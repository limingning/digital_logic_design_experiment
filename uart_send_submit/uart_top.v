==> flow/design.v <==
`timescale 1ns / 1ps
module uart_send(
    input        clk,        
    input        rst,        
    input        valid,          
    input [7:0]  data,           
    output reg   dout            
    );
    localparam IDLE  = 2'b00;    
    localparam START = 2'b01;    
    localparam DATA  = 2'b10;    
    localparam STOP  = 2'b11;    
    reg [2:0] current_state;
    reg [2:0] next_state;
    reg [3:0] count_data;
    wire count_data_end = (count_data >= 8) ? 1 : 0;
    reg [31:0] cnt;
    wire cnt_end = (cnt >= 10416) ? 1 : 0;
    reg [7:0] data_buffer;
    always @(posedge clk or posedge rst)
    begin
        if(rst)
            current_state <= IDLE;
        else
            current_state <= next_state;
    end
    always @(posedge clk or posedge rst)
    begin
        if (rst)
            cnt <= 0;
        else if (valid)
            cnt <= 0;
        else if (current_state != IDLE || valid)
            begin
                if (cnt_end)
                    cnt <= 0;
                else
                    cnt <= cnt + 1;
            end
        else
            cnt <= 0;
    end
    always @(*) begin
        case(current_state)
            IDLE:
                if (valid)
                    next_state = START;
                else
                    next_state = IDLE;
            START:
                if (cnt_end)
                    next_state = DATA;
                else
                    next_state = START;
            DATA:
                if (count_data_end && cnt_end)
                    next_state = STOP;
                else
                    next_state = DATA;
            STOP:
                if (cnt_end)
                    next_state = IDLE;
                else if (valid)
                    next_state = START;
                else
                    next_state = STOP;
            default:
                next_state = IDLE;
        endcase
    end
    always @(posedge clk or posedge rst)
    begin
        if (rst)
            data_buffer <= 0;
        else if (valid)
            data_buffer <= data;
        else
            data_buffer <= data_buffer;
    end
    always @(posedge clk or posedge rst)
    begin
        if (rst)
            count_data <= 0;
        else if (current_state == IDLE)
        begin
            if (valid)
                count_data <= 0;
            else
                count_data <= count_data;
        end
        else if (current_state == START)
            count_data <= 0;
        else if (current_state == DATA)
        begin
            if (cnt == 0)
                count_data <= count_data + 1;
            else
                count_data <= count_data;
        end
        else if (current_state == STOP)
            count_data <= 0;
        else
            count_data <= count_data;
    end
    always @(posedge clk or posedge rst)
    begin
        if (rst)
            dout <= 1;
        else
            begin
            case(current_state)
                IDLE:   
                    dout <= 1;
                START:  
                    dout <= 0;
                DATA:
                    if(cnt == 0)
                        dout <= data_buffer[count_data];
                    else
                        dout <= dout;
                STOP:
                    dout <= 1;
                default :   
                    dout <= 1;
            endcase
            end
    end
endmodule
`timescale 1ns / 1ps
module uart_top(
    input clk,
    input rst,
    output dout
    );
reg valid;
reg [7:0] data;
reg [31:0] counter;
wire counter_end = (counter == 10416) ? 1 : 0;
reg [3:0] id_index;
reg [7:0] my_id [9:0];
reg [31:0] state;
uart_send u_uart_send(
    .clk(clk),
    .rst(rst),
    .data(data),
    .valid(valid),
    .dout(dout)
);
always @(posedge clk or posedge rst)
begin
    if(rst)
        counter <= 0;
    else if (counter_end)
        counter <= 0;
    else
        counter <= counter + 1;
end
always @(posedge clk or posedge rst)
begin
    if(rst)
    begin
        my_id[0] <= 8'h32;   
        my_id[1] <= 8'h30;   
        my_id[2] <= 8'h32;   
        my_id[3] <= 8'h33;   
        my_id[4] <= 8'h33;   
        my_id[5] <= 8'h31;   
        my_id[6] <= 8'h31;   
        my_id[7] <= 8'h34;   
        my_id[8] <= 8'h32;   
        my_id[9] <= 8'h33;   
    end
end
always @(posedge clk or posedge rst)
begin
    if (rst)
        id_index <= 0;
    else if (id_index > 9)
        id_index <= 0;
    else if (state == 970 && counter_end)
        id_index <= id_index + 1;
    else
        id_index <= id_index;
end
always @(posedge clk or posedge rst)
begin
    if(rst)
        state <= 0;
    else if (counter_end)
        begin
            if (state <= 970)
                state <= state + 1;
            else
                state <= 0;
        end
end
always @(posedge clk)
begin
    if (state == 0)
    begin
        if(counter == 0)
            valid <= 1;
        else
            valid <= 0;
    end
    else
        valid <= 0;
end
always @(posedge clk)
begin
    if (state == 0)
        data <= my_id[id_index];
    else
        data <= data;
end
endmodule
## From RTL to reports: uart_top

The steps from the RTL of uart_top to its reports follow in flow order.
Lines are those of the file above, counted from 1.
Library cell names are shortened.
Not given: n/a

| inputs | value |
|---|---|
| top | uart_top |
| clock input | clk |
| standard-cell library | sky130hd |
| corner | tt_025C_1v80 |

## Elaborated design

Yosys after proc, flatten, opt, wreduce and memory -nomap, before mapping. Print and check cells are not counted.

| operators by class | value |
|---|---|
| add/sub/neg operators | 5 |
| $lt $le $gt $ge | 4 |
| equality and inequality tests | 20 |
| shift-type cells | 1 |
| mux-type cells | 26 |
| reduce/logical cells | 15 |

Operators by type and width:

| operator | number |
|---|---|
| 2-to-1 mux 32 bit | 5 |
| adder 32 x 1 -> 32 bit with constant B | 3 |
| logical NOT 32 bit | 3 |
| case mux 8 bit (select 5 bit) | 1 |
| less-or-equal comparator 32 x 10 -> 1 bit with constant B | 1 |
| equality test 32 x 10 -> 1 bit with constant B | 1 |
| greater-or-equal comparator 32 x 14 -> 1 bit with constant B | 1 |
| equality test 32 x 14 -> 1 bit with constant B | 1 |
| 2-to-1 mux 4 bit | 8 |
| equality test 4 x 3 -> 1 bit with constant B | 4 |
| equality test 3 x 2 -> 1 bit with constant B | 4 |
| case mux 3 bit (select 4 bit) | 1 |
| adder 4 x 1 -> 4 bit with constant B | 2 |
| equality test 4 x 2 -> 1 bit with constant B | 2 |
| equality test 4 bit with constant B | 2 |
| variable part select 8 x 4 -> 1 bit | 1 |
| 2-to-1 mux 1 bit | 7 |
| equality test 3 x 1 -> 1 bit with constant B | 2 |
| OR reduction 3 bit | 2 |
| equality test 4 x 1 -> 1 bit with constant B | 1 |
| != test 4 x 2 -> 1 bit with constant B | 1 |
| greater-or-equal comparator 4 bit with constant B | 1 |
| greater-than comparator 4 bit with constant B | 1 |
| logical NOT 4 bit | 1 |
| nonzero test 4 bit | 1 |
| 2-to-1 mux 2 bit | 2 |
| logical NOT 3 bit | 1 |
| AND reduction 3 bit | 1 |

Other operator kinds: 9; their cells: 10.

| bit counts | value |
|---|---|
| register bits after elaboration | 125 |
| input port bits | 2 |
| output and inout port bits | 1 |
| word-level cells | 81 |

## Logic depth

Yosys ltp: most cells in a row. Word level: on the elaborated netlist, between registers, memories and ports. Mapped: between sequential cells and ports; inverters and the memories' decode and read muxes count.

| depth | value |
|---|---|
| depth in word-level cells | 5 |
| ABC_AREA | 0 |
| depth in mapped cells | 9 |

## After synthesis

The flow's flattened synthesis, as Yosys stat reports it; memories are mapped. The netlist is that of the ABC_AREA named above (0 if unset); the other value can give another one.
Totals and module areas in this step are rounded.

Cells by type:

| type | number | area in all (um^2) |
|---|---|---|
| dfrtp_1 | 110 | 2752.64 |
| nor2_1 | 60 | 225.216 |
| xnor2_1 | 21 | 183.926 |
| xor2_1 | 20 | 175.168 |
| ha_1 | 13 | 162.656 |
| nand3_1 | 30 | 150.144 |
| and3_1 | 22 | 137.632 |
| nor3_1 | 26 | 130.125 |
| nand2_1 | 33 | 123.869 |
| nor4_1 | 18 | 112.608 |
| o21a_1 | 15 | 112.608 |
| inv_1 | 25 | 93.84 |
| nand4_1 | 15 | 93.84 |
| edfxtp_1 | 3 | 90.086 |
| a21oi_1 | 13 | 65.062 |
| o21ai_0 | 13 | 65.062 |
| and4_1 | 6 | 52.55 |
| nor4b_1 | 6 | 52.55 |

Not listed: further types 35, cells in them 80.

| synthesis totals | value |
|---|---|
| cell count | 529 |
| mapped area | 5398 um^2 |
| flip-flops | 115 |

The figures by module come from a second, unflattened synthesis with its own total; it is not the netlist above.

| unflattened totals | value |
|---|---|
| cell total of the unflattened synthesis | 546 |
| area (unflattened synthesis) | 5649 um^2 |

Rows give one instance, submodules left out.

Modules:

| module | instances | cells | area (um^2) | sequential area (um^2) |
|---|---|---|---|---|
| uart_top | 1 | 377 | 3654 | 1812 |
| uart_send | 1 | 169 | 1996 | 1177 |

## Worst setup path after synthesis

Path of least setup slack by OpenSTA after synthesis, without wires, with an ideal clock, recovery checks aside; 20% of the period is set as input and as output delay. Where synthesis merged equal registers, the netlist keeps one of their names.

| timing path post-synthesis | value |
|---|---|
| kind | register to register |
| start | register u_uart_send.cnt[18] |
| end | register u_uart_send.cnt[13] |
| clock period | 3.95 ns |
| library setup time | 0.072 ns |
| launch time at the first pin | 0.000 ns |
| arrival | 1.883 ns |
| data required time | 3.878 ns |
| setup slack | 1.995 ns |
| delay of the path | 1.955 ns |
| driving pins on the path | 7 |
| buffers on the path | 2 |
| synthesis period reached | 1.955 ns |

"delay of the path" is the arrival time less input delay plus setup time.
"driving pins on the path" counts driving pins, that of a launching flip-flop among them; a cell with two outputs on the path counts twice.
"synthesis period reached" is the clock period less the worst setup slack; recovery checks do not enter. This is arithmetic on one report: input and output delays are still those of the set period (20% each).
The rows between start and end are the longest chain of elaborated cells between them; the timing report does not say that the signal goes this way. Where chains are equally long, one stands for them.
A line is the first line of the expression or statement that the cell stems from. Yosys adds cells for indexed reads and writes and turns some case tables into memories.
At most two assigning lines are given for a register; there are more.

| on the way, post-synthesis | value |
|---|---|
| cells stage by stage | dfrtp_1 > or4_4 > a211o_2 > or3_1 > buf_2 > buf_6 > nor2_1 |
| length of the longest elaborated chain | 5 |

RTL lines, path post-synthesis:

| item | line | RTL |
|---|---|---|
| start, declared | 17 | `reg [31:0] cnt;` |
| start, assigned | 30 | `cnt <= 0;` |
| start, assigned | 38 | `cnt <= cnt + 1;` |
| greater-or-equal comparator 32 x 14 -> 1 bit | 18 | `wire cnt_end = (cnt >= 10416) ? 1 : 0;` |
| 2-to-1 mux 1 bit | 18 |  |
| 2-to-1 mux 32 bit | 35 | `if (cnt_end)` |
| 2-to-1 mux 32 bit | 33 | `else if (current_state != IDLE \|\| valid)` |
| 2-to-1 mux 32 bit | 31 | `else if (valid)` |
| end, assigned | 30 |  |
| end, assigned | 38 |  |
| end, declared | 17 |  |

## Worst path after layout

From the final timing report of stored run 1: the path of least setup slack in the routed layout; clock arrival at registers is part of the times.

| timing path after layout | value |
|---|---|
| kind | register to register |
| start | register counter[22] |
| end | register state[4] |
| clock period | 2.11 ns |
| library setup time | 0.07 ns |
| launch time at the first pin | 0.41 ns |
| arrival | 2.33 ns |
| data required time | 2.44 ns |
| setup slack | 0.11 ns |
| driving pins on the path | 7 |
| buffers on the path | 1 |

The rows between start and end are the longest chain of elaborated cells between them; the timing report does not say that the signal goes this way. Where chains are equally long, one stands for them.
At most two assigning lines are given for a register; there are more.

| on the way, after layout | value |
|---|---|
| cells stage by stage | dfrtp_1 > nor4_1 > and3_1 > nand3_1 > buf_12 > or3_1 > a21oi_1 |
| length of the longest elaborated chain | 2 |

RTL lines, path after layout:

| item | line | RTL |
|---|---|---|
| start, declared | 137 | `reg [31:0] counter;` |
| start, assigned | 152 | `counter <= 0;` |
| start, assigned | 156 | `counter <= counter + 1;` |
| equality test 32 x 14 -> 1 bit | 138 | `wire counter_end = (counter == 10416) ? 1 : 0;` |
| 2-to-1 mux 1 bit | 138 |  |
| end, assigned | 188 | `state <= 0;` |
| end, assigned | 192 | `state <= state + 1;` |
| end, declared | 141 | `reg [31:0] state;` |

FLOW RESULTS
============

Flow measurements of uart_top on sky130hd: 2 stored runs with different settings, listed in no order. Input and output delays are each 20% of the period that was set; the output load is 0.01 pF.
"achieved period" is the run's clock period less its worst setup slack. It is reckoned from that one timing run; input and output delays stay at 20% of the period that was set.
"time used up by the worst setup path" is the time allowed to the run's worst setup path (the clock period less input and output delay, where it has them) less its slack. Clock arrival times count: a late capture clock shortens it, a late launch clock lengthens it.
Measured values are rounded.

#### Stored run 1

| setting | value |
|---|---|
| period_ns | `2.11` |
| CORE_UTILIZATION | `34` |
| SETUP_SLACK_MARGIN | `-0.07` |
| CORE_MARGIN | `9` |
| CELL_PAD_IN_SITES_GLOBAL_PLACEMENT | `3` |
| CAP_MARGIN | `20` |
| SLEW_MARGIN | `20` |

| result | value |
|---|---|
| full die area | 20740 um^2 |
| achieved period | 2.005 ns |
| post-route setup TNS | 0.000 ns |
| synthesized cell area | 5398 um^2 |
| time used up by the worst setup path | 2.00 ns |
| worst setup path type | register to register |
| utilization | 0.44 |
| worst setup slack after layout | 0.105 ns |

#### Stored run 2

| setting | value |
|---|---|
| period_ns | `3.49` |
| CORE_UTILIZATION | `38` |
| SETUP_SLACK_MARGIN | `0.98` |
| PLACE_DENSITY_LB_ADDON | `0.16` |
| CORE_MARGIN | `3` |
| CELL_PAD_IN_SITES_GLOBAL_PLACEMENT | `2` |
| CELL_PAD_IN_SITES_DETAIL_PLACEMENT | `1` |
| ABC_AREA | `0` |
| GPL_ROUTABILITY_DRIVEN | `1` |
| CTS_CLUSTER_SIZE | `49` |
| CTS_CLUSTER_DIAMETER | `89` |
| MAX_ROUTING_LAYER | `met4` |
| CAP_MARGIN | `20` |
| SLEW_MARGIN | `20` |

| result | value |
|---|---|
| synthesized cell area | 5398 um^2 |
| full die area | 15670 um^2 |
| post-route setup TNS | 0.000 ns |
| utilization | 0.466 |
| worst setup slack after layout | 1.190 ns |
| time used up by the worst setup path | 2.30 ns |
| worst setup path type | register to register |
| achieved period | 2.300 ns |
